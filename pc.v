==> flow/design.v <==
`timescale 1ns / 1ps
module pc(
    input clk,
    input [48:0] literal,  
    input Zflag,  
    output reg [5:0] PC = 0
    );
    reg [3:0] counter = 0; 
    parameter BZ = 5'h10;
    parameter BNZ = 5'h11;
    parameter BRA = 5'h12;
    reg Z_temp = 0;  
    always @(posedge clk) begin
        if(counter < 2 ) begin
            if(counter == 1)begin 
                Z_temp <= Zflag;
            end
            counter <= counter + 1; 
        end else begin
            case (literal[48:44])
                BZ: PC <= Z_temp ? literal[5:0] : PC + 1;
                BNZ: PC <= Z_temp ? PC + 1 : literal[5:0];
                BRA: PC <= literal[5:0];
                default: PC <= PC + 1;
            endcase
            counter <= 0;
        end    
    end
endmodule
### Reports on pc

What the tools print for pc, step after step.
Line numbers count from 1 in the design file above.
Cell names lack the library's common part.
The mark -- stands for no value.

* top module: pc
* clock input: clk
* standard-cell library: sky130hd
* timing corner: tt_025C_1v80

### Elaborated design

Counts by Yosys on the flattened word-level netlist (proc, flatten, opt, wreduce; memories kept). Register bits leave out memories and registers merged into their read ports (data or address); mux counts leave out enables and synchronous resets folded into registers. Print and check cells are left out. Cells with the same type and inputs are merged into one.

* $add $sub $neg: 2
* magnitude comparators: 1
* equality and inequality tests: 4
* muxes and demuxes: 3
* reduce/logical cells: 1

Operators by type and width (count)
* parallel mux 6 bit (select 3 bit): 1
* equality test 5 bit with constant B: 3
* two-way mux 6 bit: 2
* adder 6 x 1 -> 6 bit with constant B: 1
* adder 4 x 1 -> 4 bit with constant B: 1
* equality test 4 x 1 -> 1 bit with constant B: 1
* < comparator 4 x 2 -> 1 bit with constant B: 1
* AND reduction 2 bit: 1

* bits in registers: 11
* cells after elaboration: 14

### Depth

Yosys ltp: most cells in a row. Word level: on the elaborated netlist, between registers, memories and ports. Mapped: between sequential cells and ports; inverters and the memories' decode and read muxes count.

* depth in word-level cells: 3
* ABC_AREA: 0
* depth in mapped cells: 5

### After synthesis

The flow's flattened synthesis, as Yosys stat reports it; memories are mapped. The netlist is that of the ABC_AREA named above (0 if unset); the other value can give another one.

Cells by type
* edfxtp_1: count 7, total area 210.202 um^2
* dfxtp_1: count 4, total area 80.077 um^2
* ha_1: count 3, total area 37.536 um^2
* a21oi_1: count 7, total area 35.034 um^2
* a21oi_2: count 3, total area 26.275 um^2
* xnor2_1: count 2, total area 17.517 um^2
* xor2_1: count 2, total area 17.517 um^2
* and2_1: count 2, total area 12.512 um^2
* and3_1: count 2, total area 12.512 um^2
* nand4_2: count 1, total area 12.512 um^2
* buf_6: count 1, total area 11.261 um^2
* nand2_1: count 3, total area 11.261 um^2
* nor2_1: count 3, total area 11.261 um^2
* nand3_1: count 2, total area 10.01 um^2
* o21ai_0: count 2, total area 10.01 um^2
* inv_1: count 2, total area 7.507 um^2
* or3_1: count 1, total area 6.256 um^2
* buf_2: count 1, total area 5.005 um^2

Other cell types: 2; their cells: 2.

* standard cells after synthesis: 50
* cell area after synthesis: 0.000543 mm^2
* flip-flops: 11

### Path before layout

Path of least setup slack by OpenSTA after synthesis, without wires, with an ideal clock, recovery checks aside; 20% of the period is set as input and as output delay. Where synthesis merged equal registers, the netlist keeps one of their names.

* path type: input-to-reg
* start point: input port literal[45]
* end point: register PC[1]
* clock period: 2.84 ns
* setup time: 0.261 ns
* time at the first pin: 0.568 ns
* arrival time: 1.270 ns
* path slack: 1.309 ns
* delay of the path: 0.963 ns
* driving pins on the path: 4
* path buffers: 1
* synthesis period reached: 1.531 ns

"delay of the path" = arrival - input delay + setup time.
"driving pins on the path": output pins that drive a net of the path, with the launching flip-flop's if there is one; two outputs of one cell count as two.
"synthesis period reached" = period - worst setup slack (recovery checks aside). The figure is calculated, with input and output delays left at 20% of the set period.
Between the ends stands the longest chain of elaborated cells between them, by number of cells; it is not shown to be the way that was timed. Of several equally long chains one is given.
A line is the first line of the expression or statement that the cell stems from. Yosys adds cells for indexed reads and writes and turns some case tables into memories.
At most two assigning lines are given for a register; there are more.

* path through: or3_1 > nand4_2 > buf_6 > o21ai_0
* length of the longest elaborated chain: 2
* elaborated cells on any way between the ends: 4
* classes of those cells: eq/ne: 3; mux: 1

Ends and longest elaborated chain, after synthesis
* start, declared: RTL line 4 `input [48:0] literal,`
* equality test 5 bit: RTL line 20 `case (literal[48:44])`
* parallel mux 6 bit (select 3 bit): RTL line 20
* end, assigned: RTL line 21 `BZ: PC <= Z_temp ? literal[5:0] : PC + 1;`
* end, assigned: RTL line 22 `BNZ: PC <= Z_temp ? PC + 1 : literal[5:0];`
* end, declared: RTL line 6 `output reg [5:0] PC = 0`

### Timing after layout

From the final timing report of run 1: the path of least setup slack in the routed layout; clock arrival at registers is part of the times.

* path type: input-to-reg
* start point: input port literal[45]
* end point: register PC[0]
* clock period: 1.98 ns
* setup time: 0.24 ns
* time at the first pin: 0.40 ns
* arrival time: 1.69 ns
* path slack: 0.32 ns
* driving pins on the path: 5
* path buffers: 2

Between the ends stands the longest chain of elaborated cells between them, by number of cells; it is not shown to be the way that was timed. Of several equally long chains one is given.
At most two assigning lines are given for a register; there are more.

* path through: clkdlybuf4s50_1 > or3_1 > nand4_2 > buf_4 > a21oi_2
* length of the longest elaborated chain: 2
* elaborated cells on any way between the ends: 4
* classes of those cells: eq/ne: 3; mux: 1

Ends and longest elaborated chain, post-layout
* start, declared: RTL line 4 `input [48:0] literal,`
* equality test 5 bit: RTL line 20 `case (literal[48:44])`
* parallel mux 6 bit (select 3 bit): RTL line 20
* end, assigned: RTL line 21 `BZ: PC <= Z_temp ? literal[5:0] : PC + 1;`
* end, assigned: RTL line 22 `BNZ: PC <= Z_temp ? PC + 1 : literal[5:0];`
* end, declared: RTL line 6 `output reg [5:0] PC = 0`

Wiki page: pc / flow data

Stored flow runs of pc (2 of them; Yosys, OpenROAD, sky130hd). They differ in their settings and are not a sequence. Constraints: input delay and output delay 20% of the set period each, output load 0.01 pF.
"total power of the final layout" is the tool's figure for a default switching activity; nothing was simulated.

### Run 1

==> flow/run.sh <==
#!/bin/bash
# the make line also repeats the synthesis and layout settings of config.mk as NAME=value (left out here)
make -C /OpenROAD-flow-scripts/flow DESIGN_CONFIG=/design/flow/config.mk WORK_HOME=/design/flow/orfs CLKGATE_MAP_FILE= finish
==> flow/config.mk <==
export PLATFORM = sky130hd
export DESIGN_NAME = pc
export DESIGN_NICKNAME = pc
export VERILOG_FILES = /design/flow/design.v
export SDC_FILE = /design/flow/constraint.sdc
export NUM_CORES = 4
export LEC_CHECK = 0
export CAP_MARGIN = 20
export CELL_PAD_IN_SITES_GLOBAL_PLACEMENT = 2
export CORE_MARGIN = 2
export CORE_UTILIZATION = 36
export CTS_CLUSTER_DIAMETER = 99
export CTS_CLUSTER_SIZE = 82
export HOLD_SLACK_MARGIN = 0.07
export PLACE_DENSITY_LB_ADDON = 0.15
export SETUP_SLACK_MARGIN = 0.04
export SLEW_MARGIN = 20
==> flow/constraint.sdc <==
create_clock -name core_clock -period 1.98 [get_ports {clk}]
set_input_delay 0.3960 -clock core_clock [delete_from_list [all_inputs] [get_ports {clk}]]
set_output_delay 0.3960 -clock core_clock [all_outputs]
set_load 0.01 [all_outputs]

Results of run 1:
- Sum of negative setup slack: 0.000 ns
- Worst hold slack in the final report: 0.458 ns
- Synthesized cell area: 0.000543 mm^2
- Worst setup slack after layout: 0.320 ns
- Total power of the final layout: 927.8 uW
- Die area: 0.0018353 mm^2
- Utilization of the finished layout: 52.9%

### Run 2

==> flow/run.sh <==
#!/bin/bash
# the make line also repeats the synthesis and layout settings of config.mk as NAME=value (left out here)
make -C /OpenROAD-flow-scripts/flow DESIGN_CONFIG=/design/flow/config.mk WORK_HOME=/design/flow/orfs CLKGATE_MAP_FILE= finish
==> flow/config.mk <==
export PLATFORM = sky130hd
export DESIGN_NAME = pc
export DESIGN_NICKNAME = pc
export VERILOG_FILES = /design/flow/design.v
export SDC_FILE = /design/flow/constraint.sdc
export NUM_CORES = 4
export LEC_CHECK = 0
export ABC_AREA = 0
export CAP_MARGIN = 20
export CELL_PAD_IN_SITES_DETAIL_PLACEMENT = 0
export CELL_PAD_IN_SITES_GLOBAL_PLACEMENT = 1
export CORE_MARGIN = 2
export CORE_UTILIZATION = 17
export CTS_CLUSTER_DIAMETER = 36
export MAX_ROUTING_LAYER = met5
export MIN_ROUTING_LAYER = met1
export PLACE_DENSITY = 0.73
export SETUP_SLACK_MARGIN = 0.0
export SLEW_MARGIN = 20
export TNS_END_PERCENT = 20
==> flow/constraint.sdc <==
create_clock -name core_clock -period 1.92 [get_ports {clk}]
set_input_delay 0.3840 -clock core_clock [delete_from_list [all_inputs] [get_ports {clk}]]
set_output_delay 0.3840 -clock core_clock [all_outputs]
set_load 0.01 [all_outputs]

Results of run 2:
- Worst hold slack in the final report: 0.457 ns
- Die area: 0.0036621 mm^2
- Total power of the final layout: 964.3 uW
- Worst setup slack after layout: 0.233 ns
- Utilization of the finished layout: 25.8%
- Sum of negative setup slack: 0.000 ns
- Synthesized cell area: 0.000543 mm^2
